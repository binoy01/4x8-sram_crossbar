==> flow/design.v <==
module ad(input [8:0] a1, input [8:0] b1, output reg [9:0] c1
    );
always@(*)
c1= a1+b1;
endmodule
module ad2(input [8:0] a2, input [9:0] b2, output reg [10:0] c2
    );
always@(*)
c2= a2+b2;
endmodule
module ad3(input [8:0] a3, input [10:0] b3, output reg [11:0] c3
    );
always@(*)
c3= a3+b3;
endmodule
`timescale 1ns / 1ps
module mem_ram (input clk, wren, 
                input [3:0] d11,input [3:0] d12,input [3:0] d13,input [3:0] d14,input [3:0] d15,input [3:0] d16,input [3:0] d17,input [3:0]d18,
					 input [3:0] d21,input [3:0] d22,input [3:0] d23,input [3:0] d24,input [3:0] d25,input [3:0] d26,input [3:0] d27,input [3:0]d28,
					 input [3:0] d31,input [3:0] d32,input [3:0] d33,input [3:0] d34,input [3:0] d35,input [3:0] d36,input [3:0] d37,input [3:0]d38,
					 input [3:0] d41,input [3:0] d42,input [3:0] d43,input [3:0] d44,input [3:0] d45,input [3:0] d46,input [3:0] d47,input [3:0]d48,
					 input [3:0] r1,input [3:0] r2,
					 input [3:0] r3,input [3:0] r4,
					 output [11:0] w_sum11,
					 output [11:0] w_sum12,
					 output [11:0] w_sum13,
					 output [11:0] w_sum14,
					 output [11:0] w_sum15,
					 output [11:0] w_sum16,
					 output [11:0] w_sum17,
					 output [11:0] w_sum18
					 );
  reg [31:0] mem [3:0];  
  wire [8:0] p11, p21,p31,p41;
  wire [8:0] p12, p22,p32,p42;
  wire [8:0] p13, p23,p33,p43;
  wire [8:0] p14, p24,p34,p44;
  wire [8:0] p15, p25,p35,p45;
  wire [8:0] p16, p26,p36,p46;
  wire [8:0] p17, p27,p37,p47;
  wire [8:0] p18, p28,p38,p48;
wire [9:0] s11,s12,s13,s14,s15,s16,s17,s18;
wire [10:0] s21,s22,s23,s24,s25,s26,s27,s28;
wire [11:0] s31,s32,s33,s34,s35,s36,s37,s38;
  always @(posedge clk) 
      begin
            if (wren)
                mem[0][31-:4]<=d11;
					 mem[0][27-:4] <=d12;
					 mem[0][23-:4]<=d13;
					 mem[0][19-:4]<=d14;
					 mem[0][15-:4]<=d15;
					 mem[0][11-:4]<=d16;
					 mem[0][7-:4]<=d17;
					 mem[0][3-:4]<=d18;
					 mem[1][31-:4]<=d21;
					 mem[1][27-:4] <=d22;
					 mem[1][23-:4]<=d23;
					 mem[1][19-:4]<=d24;
					 mem[1][15-:4]<=d25;
					 mem[1][11-:4]<=d26;
					 mem[1][7-:4]<=d27;
					 mem[1][3-:4]<=d28;
					 mem[2][31-:4]<=d31;
					 mem[2][27-:4] <=d32;
					 mem[2][23-:4]<=d33;
					 mem[2][19-:4]<=d34;
					 mem[2][15-:4]<=d35;
					 mem[2][11-:4]<=d36;
					 mem[2][7-:4]<=d37;
					 mem[2][3-:4]<=d38;
					 mem[3][31-:4]<=d41;
					 mem[3][27-:4] <=d42;
					 mem[3][23-:4]<=d43;
					 mem[3][19-:4]<=d44;
					 mem[3][15-:4]<=d45;
					 mem[3][11-:4]<=d46;
					 mem[3][7-:4]<=d47;
					 mem[3][3-:4]<=d48;
		end		 
generate
   mult m11(.a(r1),
				.b(mem[0][31-:4]),
				.c(p11) 
				);
	mult m21(
	         .a(r2),
				.b(mem[1][31-:4]),
				.c(p21)
	         );		
   mult m31(
	         .a(r3),
				.b(mem[2][31-:4]),
				.c(p31)
	         );		
   mult m41(
	         .a(r4),
				.b(mem[3][31-:4]), 
				.c(p41)
	         );	
  ad add11 ( 
            .a1(p11),
				.b1(p21),
				.c1(s11)
           );  
  ad2 add21 (
            .b2(s11),
				.a2(p31),
				.c2(s21)
          );
  ad3 add31 (
             .b3(s21),
				 .a3(p41),
				 .c3(s31)
				 );
    mult m12(.a(r1),
				.b(mem[0][27-:4]),
				.c(p12)
				);
	mult m22(
	         .a(r2),
				.b(mem[1][27-:4]),
				.c(p22)
	         );		
   mult m32(
	         .a(r3),
				.b(mem[2][27-:4]),
				.c(p32)
	         );		
   mult m42(
	         .a(r4),
				.b(mem[3][27-:4]), 
				.c(p42)
	         );	
  ad add12 ( 
            .a1(p12),
				.b1(p22),
				.c1(s12)
           );  
  ad2 add22 (
            .b2(s12),
				.a2(p32),
				.c2(s22)
          );
  ad3 add32 (
             .b3(s22),
				 .a3(p42),
				 .c3(s32)
				 );
   mult m13(.a(r1),
				.b(mem[0][23-:4]),
				.c(p13)
				);
	mult m23(
	         .a(r2),
				.b(mem[1][23-:4]),
				.c(p23)
	         );		
   mult m33(
	         .a(r3),
				.b(mem[2][23-:4]),
				.c(p33)
	         );		
   mult m43(
	         .a(r4),
				.b(mem[3][23-:4]), 
				.c(p43)
	         );	
  ad add13 ( 
            .a1(p13),
				.b1(p23),
				.c1(s13)
           );  
  ad2 add23 (
            .b2(s13),
				.a2(p33),
				.c2(s23)
          );
  ad3 add33 (
             .b3(s23),
				 .a3(p43),
				 .c3(s33)
				 );
  mult m14(.a(r1),
				.b(mem[0][19-:4]),
				.c(p14)
				);
	mult m24(
	         .a(r2),
				.b(mem[1][19-:4]),
				.c(p24)
	         );		
   mult m34(
	         .a(r3),
				.b(mem[2][19-:4]),
				.c(p34)
	         );		
   mult m44(
	         .a(r4),
				.b(mem[3][19-:4]), 
				.c(p44)
	         );	
  ad add14 ( 
            .a1(p14),
				.b1(p24),
				.c1(s14)
           );  
  ad2 add24 (
            .b2(s14),
				.a2(p34),
				.c2(s24)
          );
  ad3 add34 (
             .b3(s24),
				 .a3(p44),
				 .c3(s34)
				 );
  mult m15(.a(r1),
				.b(mem[0][15-:4]),
				.c(p15)
				);
	mult m25(
	         .a(r2),
				.b(mem[1][15-:4]),
				.c(p25)
	         );		
   mult m35(
	         .a(r3),
				.b(mem[2][15-:4]),
				.c(p35)
	         );		
   mult m45(
	         .a(r4),
				.b(mem[3][15-:4]), 
				.c(p45)
	         );	
  ad add15 ( 
            .a1(p15),
				.b1(p25),
				.c1(s15)
           );  
  ad2 add25 (
            .b2(s15),
				.a2(p35),
				.c2(s25)
          );
  ad3 add35 (
             .b3(s25),
				 .a3(p45),
				 .c3(s35)
				 );
   mult m16(.a(r1),
				.b(mem[0][11-:4]),
				.c(p16)
				);
	mult m26(
	         .a(r2),
				.b(mem[1][11-:4]),
				.c(p26)
	         );		
   mult m36(
	         .a(r3),
				.b(mem[2][11-:4]),
				.c(p36)
	         );		
   mult m46(
	         .a(r4),
				.b(mem[3][11-:4]), 
				.c(p46)
	         );	
  ad add16 ( 
            .a1(p16),
				.b1(p26),
				.c1(s16)
           );  
  ad2 add26 (
            .b2(s16),
				.a2(p36),
				.c2(s26)
          );
  ad3 add36 (
             .b3(s26),
				 .a3(p46),
				 .c3(s36)
				 );
   mult m17(.a(r1),
				.b(mem[0][7-:4]),
				.c(p17)
				);
	mult m27(
	         .a(r2),
				.b(mem[1][7-:4]),
				.c(p27)
	         );		
   mult m37(
	         .a(r3),
				.b(mem[2][7-:4]),
				.c(p37)
	         );		
   mult m47(
	         .a(r4),
				.b(mem[3][7-:4]), 
				.c(p47)
	         );	
  ad add17 ( 
            .a1(p17),
				.b1(p27),
				.c1(s17)
           );  
  ad2 add27 (
            .b2(s17),
				.a2(p37),
				.c2(s27)
          );
  ad3 add37 (
             .b3(s27),
				 .a3(p47),
				 .c3(s37)
				 );
  mult m18(.a(r1),
				.b(mem[0][3-:4]),
				.c(p18)
				);
	mult m28(
	         .a(r2),
				.b(mem[1][3-:4]),
				.c(p28)
	         );		
   mult m38(
	         .a(r3),
				.b(mem[2][3-:4]),
				.c(p38)
	         );		
   mult m48(
	         .a(r4),
				.b(mem[3][3-:4]), 
				.c(p48)
	         );	
  ad add18 ( 
            .a1(p18),
				.b1(p28),
				.c1(s18)
           );  
  ad2 add28 (
            .b2(s18),
				.a2(p38),
				.c2(s28)
          );
  ad3 add38 (
             .b3(s28),
				 .a3(p48),
				 .c3(s38)
				 );
assign w_sum11 =s31;
assign w_sum12 =s32;
assign w_sum13 =s33;
assign w_sum14 =s34;
assign w_sum15 =s35;
assign w_sum16 =s36;
assign w_sum17 =s37;
assign w_sum18 =s38;
endgenerate
endmodule
module mult(input [3:0] a, input [3:0] b, output reg [8:0] c
    );
always@(*)
c= a*b;
endmodule
### Tool chain data of mem_ram

What the tools print for mem_ram, step after step.
Lines are those of the file above, counted from 1.
Not given: n/a

* top: mem_ram
* clock port: clk
* cell library: sky130hd
* library corner: tt_025C_1v80

### Elaborated design

Source: Yosys, flattened and elaborated. Widths are those after wreduce; folded enables and synchronous resets count as part of the registers. Registers that Yosys merges into a memory's read port (data or address) are not register bits. Print and check cells do not count. Equal cells are merged and count once.

* $add $sub $neg: 24
* multipliers: 32
* div/mod/pow operators: 0
* order comparisons: 0
* equality and inequality tests: 0
* shift operators: 0
* multiplexer cells: 0
* bitwise logic cells: 0
* reduce/logical cells: 0

Operators by type and width (count)
* multiplier 4 x 4 -> 8 bit: 32
* adder 8 x 10 -> 11 bit: 8
* adder 8 x 9 -> 10 bit: 8
* adder 8 x 8 -> 9 bit: 8

* flip-flop bits (word level): 128
* latch bits: 0
* bits in writable memories: 0
* bits in read-only memories: 0
* word width x clocked read ports: 0
* memory cells: 0
* input port bits: 146
* output and inout bits: 96
* cells after elaboration: 61

### Longest topological paths

Depth = most cells in a row (Yosys ltp): at word level without a register or memory, in the mapped netlist without a sequential cell, where the memories' decode and read muxes count.

* word-level depth: 4
* ABC_AREA: 1
* depth in mapped cells: 22

### Mapped cells and area

Source: synth_stat.txt of the flow (Yosys; design flattened, memories mapped). It holds for the ABC_AREA given above (unset counts as 0); a run with the other value may have another netlist.

* cells in the netlist: 2675
* chip area (Yosys): 21390.5 µm²
* sequential part of the area: 2602.5 µm²
* flip-flops: 128

Cell types
* sky130_fd_sc_hd__fa_1: count 384, area in all 7.69E+03 µm²
* sky130_fd_sc_hd__inv_1: count 988, area in all 3.71E+03 µm²
* sky130_fd_sc_hd__ha_1: count 288, area in all 3.6E+03 µm²
* sky130_fd_sc_hd__nand2_1: count 703, area in all 2.64E+03 µm²
* sky130_fd_sc_hd__dfxtp_1: count 124, area in all 2.48E+03 µm²
* sky130_fd_sc_hd__buf_2: count 48, area in all 240.23 µm²
* sky130_fd_sc_hd__nand3_1: count 32, area in all 160.154 µm²
* sky130_fd_sc_hd__xor2_1: count 16, area in all 140.134 µm²
* sky130_fd_sc_hd__edfxtp_1: count 4, area in all 120.115 µm²
* sky130_fd_sc_hd__a21oi_1: count 19, area in all 95.091 µm²
* sky130_fd_sc_hd__nand3b_4: count 4, area in all 80.077 µm²
* sky130_fd_sc_hd__nand3_2: count 7, area in all 70.067 µm²
* sky130_fd_sc_hd__xnor2_1: count 8, area in all 70.067 µm²
* sky130_fd_sc_hd__nor2_1: count 17, area in all 63.811 µm²
* sky130_fd_sc_hd__buf_4: count 8, area in all 60.058 µm²
* sky130_fd_sc_hd__or2_4: count 5, area in all 43.792 µm²
* sky130_fd_sc_hd__nand3b_1: count 5, area in all 37.536 µm²
* sky130_fd_sc_hd__and2_1: count 4, area in all 25.024 µm²

Other cell types: 5; their cells: 11.

### Timing after synthesis

OpenSTA on the mapped netlist: ideal clock, no wires. The path of least setup slack (recovery checks aside). Input and output delay are each 20% of the period. Register names are those of the netlist, which keeps one name where synthesis merged equal registers.

* path type: input to output
* start: input r4[2]
* end: output w_sum13[5]
* clock period: 8.03 ns
* external input delay: 1.606 ns
* external output delay: 1.606 ns
* arrival time: 5.771 ns
* path slack: 0.653 ns
* delay of the path: 4.165 ns
* stages on the path: 15
* synthesis period reached: 7.377 ns

"delay of the path" = arrival - input delay + setup time.
A path that ends at an output port has no setup time.
"stages on the path": output pins that drive a net of the path, with the launching flip-flop's if there is one; two outputs of one cell count as two.
"synthesis period reached" = period - worst setup slack (recovery checks aside). The figure is calculated, with input and output delays left at 20% of the set period.
The rows between start and end are the longest chain of elaborated cells between them; the timing report does not say that the signal goes this way. Where chains are equally long, one stands for them.
A line is the first line of the expression or statement that the cell stems from. Yosys adds cells for indexed reads and writes and turns some case tables into memories.

* cells stage by stage: sky130_fd_sc_hd__buf_2 -> sky130_fd_sc_hd__nand2_1 -> sky130_fd_sc_hd__fa_1 -> sky130_fd_sc_hd__fa_1 -> sky130_fd_sc_hd__inv_1 -> sky130_fd_sc_hd__fa_1 -> sky130_fd_sc_hd__fa_1 -> sky130_fd_sc_hd__inv_1 -> sky130_fd_sc_hd__fa_1 -> sky130_fd_sc_hd__fa_1 -> sky130_fd_sc_hd__inv_1 -> sky130_fd_sc_hd__ha_1 -> sky130_fd_sc_hd__or2_4 -> sky130_fd_sc_hd__nand2_1 -> sky130_fd_sc_hd__xor2_1
* length of the longest elaborated chain: 2
* elaborated cells on any way between the ends: 2
* those cells by class: add/sub (1); mul (1)

RTL lines, path after synthesis
* start: declaration: RTL line 23 `input [3:0] r3,input [3:0] r4,`
* multiplier 4 x 4 -> 8 bit: RTL line 367 `c= a*b;`
* adder 8 x 10 -> 11 bit: RTL line 14 `c3= a3+b3;`
* end: declaration: RTL line 26 `output [11:0] w_sum13,`

### Timing after layout

From the final timing report of job 1: the path of least setup slack in the routed layout; clock arrival at registers is part of the times.

* path type: input to output
* start: input r4[1]
* end: output w_sum12[8]
* clock period: 10.2 ns
* external input delay: 2.04 ns
* external output delay: 2.04 ns
* arrival time: 6.95 ns
* path slack: 1.21 ns
* stages on the path: 18

The rows between start and end are the longest chain of elaborated cells between them; the timing report does not say that the signal goes this way. Where chains are equally long, one stands for them.

* cells stage by stage: sky130_fd_sc_hd__buf_4 -> sky130_fd_sc_hd__buf_12 -> sky130_fd_sc_hd__nand2_1 -> sky130_fd_sc_hd__fa_1 -> sky130_fd_sc_hd__fa_2 -> sky130_fd_sc_hd__inv_1 -> sky130_fd_sc_hd__fa_1 -> sky130_fd_sc_hd__fa_2 -> sky130_fd_sc_hd__fa_1 -> sky130_fd_sc_hd__inv_1 -> sky130_fd_sc_hd__fa_1 -> sky130_fd_sc_hd__inv_1 -> sky130_fd_sc_hd__ha_1 -> sky130_fd_sc_hd__or2_4 -> sky130_fd_sc_hd__nand3b_4 -> sky130_fd_sc_hd__nand3_1 -> sky130_fd_sc_hd__nand2_1 -> sky130_fd_sc_hd__clkdlybuf4s50_1
* length of the longest elaborated chain: 2
* elaborated cells on any way between the ends: 2
* those cells by class: add/sub (1); mul (1)

RTL lines, path post-layout
* start: declaration: RTL line 23 `input [3:0] r3,input [3:0] r4,`
* multiplier 4 x 4 -> 8 bit: RTL line 367 `c= a*b;`
* adder 8 x 10 -> 11 bit: RTL line 14 `c3= a3+b3;`
* end: declaration: RTL line 25 `output [11:0] w_sum12,`

Subject: flow runs of mem_ram

Hi,

Settings and measured results of 2 stored flow runs for module mem_ram (sky130hd), not sorted in any way. The constraints put input and output delay at 20% of the set period each and load the outputs with 0.01 pF.
"reached clock period" = clock period - worst setup slack. The figure is calculated, with input and output delays left at 20% of the set period.
"time on the worst setup path" is the time allowed to the run's worst setup path (the clock period less input and output delay, where it has them) less its slack. Clock arrival times count: a late capture clock shortens it, a late launch clock lengthens it.

### Job 1

Settings: `period_ns=10.2`, `CORE_UTILIZATION=37`, `SETUP_SLACK_MARGIN=1.28`, `PLACE_DENSITY=0.36`, `CELL_PAD_IN_SITES_GLOBAL_PLACEMENT=3`, `TNS_END_PERCENT=45`, `ABC_AREA=1`, `GPL_ROUTABILITY_DRIVEN=0`, `CTS_CLUSTER_SIZE=74`, `CAP_MARGIN=20`, `CORE_MARGIN=2`, `SLEW_MARGIN=20`

- Yosys chip area after synthesis: 21,390.5 µm²
- Area inside the die boundary: 59,750.9 µm²
- Total negative slack: 0.000 ns
- Std-cell area (final layout): 25,816.0 µm²
- Time on the worst setup path: 4.91 ns
- Critical path kind: input to output
- Worst hold slack in the final report: 1.983 ns
- Smallest setup slack: 1.209 ns
- Reached clock period: 8.991 ns

### Job 2

Settings: `period_ns=7.05`, `CORE_UTILIZATION=47`, `SETUP_SLACK_MARGIN=1.97`, `CORE_MARGIN=3`, `CELL_PAD_IN_SITES_GLOBAL_PLACEMENT=1`, `CELL_PAD_IN_SITES_DETAIL_PLACEMENT=0`, `TNS_END_PERCENT=25`, `GPL_ROUTABILITY_DRIVEN=1`, `CTS_CLUSTER_DIAMETER=176`, `CAP_MARGIN=20`, `SLEW_MARGIN=25`, `MIN_ROUTING_LAYER=met2`

- Yosys chip area after synthesis: 20,681.1 µm²
- Area inside the die boundary: 46,554.5 µm²
- Total negative slack: -18.061 ns
- Std-cell area (final layout): 28,474.8 µm²
- Time on the worst setup path: 4.74 ns
- Critical path kind: input to output
- Worst hold slack in the final report: 1.347 ns
- Smallest setup slack: -0.513 ns
- Reached clock period: 7.563 ns

Regards
